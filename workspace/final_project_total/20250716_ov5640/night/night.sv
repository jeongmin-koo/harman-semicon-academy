==> flow/design.v <==
module linearstrech (
    input               aclk,
    input               aresetn,
    input        [23:0] s_axis_tdata,
    input               s_axis_tlast,
    input               s_axis_tuser,
    input               s_axis_tvalid,
    output              s_axis_tready,
    output logic [23:0] m_axis_tdata,
    output logic        m_axis_tlast,
    output logic        m_axis_tuser,
    output logic        m_axis_tvalid,
    input  logic        m_axis_tready,
    input  logic        sw
);
    logic axis_handshake = s_axis_tvalid && s_axis_tready;
    assign s_axis_tready = m_axis_tready;
    wire [7:0] in_r = s_axis_tdata[23:16];
    wire [7:0] in_g = s_axis_tdata[15:8];
    wire [7:0] in_b = s_axis_tdata[7:0];
    reg [7:0] prev_min, prev_max;
    reg [7:0] curr_min, curr_max;
    reg first_frame_done;
    reg [39:0] luminance_sum;
    reg [31:0] pixel_count;
    reg [7:0]  avg_luma;
    reg [7:0]  adaptive_offset, target_offset;
    logic [15:0] factor, scaled, scaled_boost;
    parameter integer BASE_OFFSET = 8'd10;
    parameter integer MAX_OFFSET  = 8'd60;
    reg [15:0] inv_lut [0:255];
    initial begin : INIT_LUT
        integer i;
        for (i=1; i<256; i=i+1)
            inv_lut[i] = (16'd255 << 8) / i;
        inv_lut[0] = 16'hFFFF;
    end
    function automatic [7:0] apply_gain;
        input [7:0] val;
        input [7:0] minv;
        input [7:0] maxv;
        input [7:0] offset;
        reg [15:0] denom;
        reg [23:0] diff;
        reg [23:0] scaled_pix;
        reg [9:0] lifted;
        begin
            if (maxv == minv) begin
                apply_gain = val;
            end else begin
                denom  = maxv - minv;
                diff   = (val > minv) ? (val - minv) : 0;
                scaled_pix = (diff * inv_lut[denom]) >> 8;
                lifted = scaled_pix + offset;
                apply_gain = (lifted > 255) ? 8'd255 : lifted[7:0];
            end
        end
    endfunction
    wire [7:0] gained_r = first_frame_done ? apply_gain(in_r, prev_min, prev_max, adaptive_offset) : in_r;
    wire [7:0] gained_g = first_frame_done ? apply_gain(in_g, prev_min, prev_max, adaptive_offset) : in_g;
    wire [7:0] gained_b = first_frame_done ? apply_gain(in_b, prev_min, prev_max, adaptive_offset) : in_b;
    wire [7:0] y_val = ((in_r >> 2) + (in_g >> 1) + (in_b >> 3));  
    always @(posedge aclk) begin
        if (!aresetn) begin
            curr_min <= 8'd255;
            curr_max <= 8'd0;
            prev_min <= 8'd0;
            prev_max <= 8'd255;
            luminance_sum <= 0;
            pixel_count   <= 0;
            adaptive_offset <= BASE_OFFSET;
            target_offset   <= BASE_OFFSET;
            first_frame_done <= 0;
        end else if (axis_handshake) begin
            if (y_val < curr_min) curr_min <= y_val;
            if (y_val > curr_max) curr_max <= y_val;
            luminance_sum <= luminance_sum + y_val;
            pixel_count   <= pixel_count + 1;
            if (s_axis_tuser) begin
                avg_luma <= (pixel_count != 0) ? ((luminance_sum << 2) >> 21) : 8'd0;
                if (avg_luma < 40)
                    target_offset <= MAX_OFFSET;
                else if (avg_luma < 80) begin
                    factor = (((80 - avg_luma) * 205) >> 13);
                    scaled = (factor << 5) + (factor << 3);
                    scaled_boost = scaled + (scaled >> 1);
                    target_offset <= BASE_OFFSET +
                                     ((scaled_boost[7:0] < 20) ? 20 : scaled_boost[7:0]);
                end
                else
                    target_offset <= BASE_OFFSET;
                if (adaptive_offset < target_offset)
                    adaptive_offset <= adaptive_offset + 1;
                else if (adaptive_offset > target_offset)
                    adaptive_offset <= adaptive_offset - 1;
                prev_min <= (prev_min*3 + curr_min) >> 2;
                prev_max <= (prev_max*3 + curr_max) >> 2;
                curr_min <= 8'd255;
                curr_max <= 8'd0;
                luminance_sum <= 0;
                pixel_count   <= 0;
                first_frame_done <= 1;
            end
        end
    end
    always @(posedge aclk) begin
        if (!aresetn) begin
            m_axis_tvalid <= 0;
            m_axis_tdata  <= 0;
            m_axis_tuser  <= 0;
            m_axis_tlast  <= 0;
        end else begin
            if (axis_handshake) begin
                m_axis_tvalid <= 1;
                m_axis_tuser  <= s_axis_tuser;
                m_axis_tlast  <= s_axis_tlast;
                m_axis_tdata  <= sw ? {gained_r, gained_g, gained_b} : s_axis_tdata;
            end else if (m_axis_tready) begin
                m_axis_tvalid <= 0;
            end
        end
    end
endmodule
Step by step through the tools: linearstrech
What the tools print for linearstrech, step after step.
Lines are those of the file above, counted from 1.
Operators: Yosys type, input widths -> output width; for muxes data width and select width s.
Library cell names are shortened.
The mark -- stands for no value.

design
  top = linearstrech
  clock port = aclk
  library = sky130hd
  corner = tt_025C_1v80

After elaboration
Source: Yosys, flattened and elaborated, memories not mapped. Widths are those after wreduce. Registers that Yosys merges into a memory's read port (data or address) are not register bits. Print and check cells do not count. Equal cells are merged and count once.
Yosys's memory passes give these memory sizes; they may raise the number of words (mostly to a power of two), join words into wider ones and drop unused or constant bits.

word-level totals
  register bits after elaboration = 156
  memory bits (read-only) = 4096
  memory cells = 1
  input port bits = 31
  output and inout bits = 28
  cells after elaboration = 91

cells by class
  add/subtract/negate cells = 19
  $mul = 6
  magnitude comparators = 13
  equality and inequality tests = 1
  mux-type cells = 26
  reduce/logical cells = 11

memory list
  name     words  width  rd ports  wr ports  RTL line  source
  inv_lut  256    16     1         0         31        reg [15:0] inv_lut [0:255];

operators by type and width
  cell                   count
  $mul 24x16->18         3
  $mul 9x9->18 const B   1
  $mux 8                 18
  $mux 24                4
  $add 10x8->10          5
  $add 40x8->40          1
  $mul 8x2->10 const B   2
  $gt 8x8->1             5
  $mux 40                1
  $add 32x1->32 const B  1
  $reduce_bool 32->1     1
  $mux 32                1
  $gt 10x8->1 const B    3
  $sub 8x8->9            3
  $lt 8x8->1             2
  $sub 7x8->9 const A    1
  $add 9x8->9            1
  $reduce_bool 2->1      4
  $add 4x8->8 const A    1
  $add 6x7->8            1
  $add 8x1->8 const B    1
  $sub 8x1->8 const B    1
  $add 8x5->8            1
  $lt 8x5->1 const B     1
  $lt 8x6->1 const B     1
  $lt 8x7->1 const B     1
  $add 8x8->8            1
  $sub 8x8->8            1

Other operator kinds: 5; their cells: 9.

Depth
Depth = most cells in a row (Yosys ltp): at word level without a register or memory, in the mapped netlist without a sequential cell, where the memories' decode and read muxes count.

depth
  depth in word-level cells = 9
  ABC_AREA = 0
  gate-level depth with buffers = 53
  gate-level depth less buffers = 47

Netlist
Yosys stat after the flow's synthesis: flattened, memories mapped to cells. It holds for the ABC_AREA given above (unset counts as 0); a run with the other value may have another netlist.

mapped netlist
  cells in the netlist = 3449
  cell area after synthesis = 28160.8 um^2
  area of sequential cells = 2922.8 um^2
  flip-flop cells = 142
  buffers = 150

cell types
  cell type  count  total area (um^2)
  fa_1       346    6.93E+03
  ha_1       334    4.18E+03
  dfxtp_1    134    2.68E+03
  inv_1      524    1.97E+03
  nor2_1     350    1313.76
  xnor2_1    139    1.22E+03
  nand2_1    255    957.168
  a21oi_1    172    860.826
  o21ai_0    148    740.71
  xor2_1     76     665.638
  nand2b_1   80     500.48
  a21o_1     59     442.925
  nor2b_1    65     406.64
  clkbuf_1   100    375.36
  nand3_1    58     290.278
  a211oi_1   37     277.766
  o211ai_1   37     277.766
  nor3_1     54     270.259

Not listed: further types 78, cells in them 481.

Path before layout
OpenSTA on the mapped netlist: ideal clock, no wires. The path of least setup slack (recovery checks aside). Input and output delay are each 20% of the period. Register names are those of the netlist, which keeps one name where synthesis merged equal registers.

path after synthesis
  path type = input to register
  start point = input port s_axis_tdata[1]
  end point = register m_axis_tdata[0]
  period = 19.4 ns
  input delay = 3.880 ns
  setup time = 0.131 ns
  launch time at the first pin = 3.880 ns
  arrival time = 12.166 ns
  data required time = 19.269 ns
  path slack = 7.103 ns
  path delay = 8.417 ns
  stages = 39
  path buffers = 2
  synthesis period reached = 12.297 ns

"path delay" = arrival - input delay + setup time.
"stages": output pins that drive a net of the path, with the launching flip-flop's if there is one; two outputs of one cell count as two.
"synthesis period reached" = period - worst setup slack (recovery checks aside). The figure is calculated, with input and output delays left at 20% of the set period.
The rows between start and end are the longest chain of elaborated cells between them; the timing report does not say that the signal goes this way. Where chains are equally long, one stands for them.
Each line given opens the expression or statement behind the cell; cells for indexed reads and writes are added by Yosys, which also makes memories of some case tables.

between the ends, after synthesis
  cell sequence = ha_1 -> nor2b_1 -> o21ai_0 -> a21boi_0 -> o21ai_0 -> a21boi_0 -> o21ai_0 -> a21oi_1 -> clkbuf_1 -> nand2_1 -> nor2_1 -> fa_1 -> inv_1 -> fa_1 -> inv_1 -> fa_1 -> inv_1 -> fa_1 -> [... 3 more ...] -> fa_1 -> inv_1 -> ha_1 -> nand2_1 -> o21ai_0 -> xor2_1 -> ha_1 -> a21oi_1 -> o21ai_0 -> a21o_1 -> a21o_1 -> a21oi_1 -> o21bai_1 -> a221oi_1 -> xnor2_1 -> and3_1 -> clkbuf_1 -> o211ai_1
  length of the longest elaborated chain = 9
  elaborated cells between the ends (all ways) = 10
  RTL lines with such cells = 7
  classes of those cells = add/sub: 2; mul: 1; compare: 2; mux: 5

RTL lines, path after synthesis
  item            RTL line  source
  from (decl)     4         input        [23:0] s_axis_tdata,
  $gt 8x8->1      52        diff   = (val > minv) ? (val - minv) : 0;
  $mux 24         52
  $mul 24x16->18  53        scaled_pix = (diff * inv_lut[denom]) >> 8;
  $add 10x8->10   54        lifted = scaled_pix + offset;
  $gt 10x8->1     55        apply_gain = (lifted > 255) ? 8'd255 : lifted[7:0];
  $mux 8          55
  $mux 8          48        if (maxv == minv) begin
  $mux 8          61        wire [7:0] gained_b = first_frame_done ? apply_gain(in_b, prev_min, prev_max, adaptive_offset) : in_b;
  $mux 24         117       m_axis_tdata  <= sw ? {gained_r, gained_g, gained_b} : s_axis_tdata;
  to (assign)     109       m_axis_tdata  <= 0;
  to (assign)     117
  to (decl)       9         output logic [23:0] m_axis_tdata,

Worst path after layout
Path of least setup slack in the final report of flow run 1 (OpenROAD, finished layout, wires in). Where an end is a register, its clock arrival counts in the times.

path post-layout
  path type = input to register
  start point = input port s_axis_tdata[17]
  end point = register m_axis_tdata[21]
  period = 10.8 ns
  input delay = 2.16 ns
  setup time = 0.07 ns
  launch time at the first pin = 2.16 ns
  arrival time = 10.47 ns
  data required time = 11.15 ns
  path slack = 0.68 ns
  stages = 40
  path buffers = 5

The rows between start and end are the longest chain of elaborated cells between them; the timing report does not say that the signal goes this way. Where chains are equally long, one stands for them.

between the ends, post-layout
  cell sequence = dlygate4sd2_1 -> buf_4 -> ha_1 -> nand2b_1 -> a21oi_2 -> a211oi_2 -> o21ai_1 -> o31a_1 -> buf_6 -> nand2_1 -> buf_4 -> nor2_1 -> fa_1 -> fa_1 -> ha_1 -> inv_1 -> fa_1 -> fa_1 -> [... 4 more ...] -> a21o_1 -> o21bai_1 -> xor2_1 -> ha_1 -> nor2b_2 -> o21ai_1 -> nand2b_1 -> a21o_1 -> a21o_1 -> a21o_1 -> nand3_1 -> nor3_1 -> mux2i_1 -> nand2_1 -> o2111a_1 -> or3_4 -> buf_12 -> a211oi_2
  length of the longest elaborated chain = 9
  elaborated cells between the ends (all ways) = 10
  RTL lines with such cells = 7
  classes of those cells = add/sub: 2; mul: 1; compare: 2; mux: 5

RTL lines, path post-layout
  item            RTL line  source
  from (decl)     4         input        [23:0] s_axis_tdata,
  $gt 8x8->1      52        diff   = (val > minv) ? (val - minv) : 0;
  $mux 24         52
  $mul 24x16->18  53        scaled_pix = (diff * inv_lut[denom]) >> 8;
  $add 10x8->10   54        lifted = scaled_pix + offset;
  $gt 10x8->1     55        apply_gain = (lifted > 255) ? 8'd255 : lifted[7:0];
  $mux 8          55
  $mux 8          48        if (maxv == minv) begin
  $mux 8          59        wire [7:0] gained_r = first_frame_done ? apply_gain(in_r, prev_min, prev_max, adaptive_offset) : in_r;
  $mux 24         117       m_axis_tdata  <= sw ? {gained_r, gained_g, gained_b} : s_axis_tdata;
  to (assign)     109       m_axis_tdata  <= 0;
  to (assign)     117
  to (decl)       9         output logic [23:0] m_axis_tdata,

==> results <==
Measured data: module linearstrech, platform sky130hd, 2 stored runs of the flow under differing settings, order arbitrary. Input and output delays are each 20% of the period that was set; the output load is 0.01 pF.
"achieved clock period (ns)" is the run's clock period less its worst setup slack. It is reckoned from that one timing run; input and output delays stay at 20% of the period that was set.
"worst setup path time (ns)" = time allowed to the worst setup path (clock period - input delay - output delay, where it has them) - its slack; a late launch clock adds to it, a late capture clock takes from it.

settings of flow run 1
{
  "period_ns": 10.8,
  "SETUP_SLACK_MARGIN": 0.33,
  "CAP_MARGIN": 20,
  "CORE_MARGIN": 2,
  "CORE_UTILIZATION": 40,
  "SLEW_MARGIN": 20
}
report of flow run 1
yosys chip area after synthesis (um^2): 28160.8
finish__design__die__area: 72541.3
finish__design__instance__utilization: 0.4783
finish__timing__setup__ws: 0.681
finish__timing__setup__tns: 0.000
finish__timing__hold__ws: 0.472
achieved clock period (ns): 10.119
worst setup path time (ns): 7.96
worst setup path kind: input to register

settings of flow run 2
{
  "period_ns": 14.1,
  "CORE_UTILIZATION": 19,
  "PLACE_DENSITY_LB_ADDON": 0.16,
  "CORE_MARGIN": 7,
  "ABC_AREA": 0,
  "GPL_ROUTABILITY_DRIVEN": 0,
  "CTS_CLUSTER_DIAMETER": 255,
  "CAP_MARGIN": 10,
  "SLEW_MARGIN": 40,
  "MAX_ROUTING_LAYER": "met4"
}
report of flow run 2
yosys chip area after synthesis (um^2): 28160.8
finish__design__die__area: 159189.0
finish__design__instance__utilization: 0.2157
finish__timing__setup__ws: 1.680
finish__timing__setup__tns: 0.000
finish__timing__hold__ws: 0.465
achieved clock period (ns): 12.420
worst setup path time (ns): 9.60
worst setup path kind: input to register
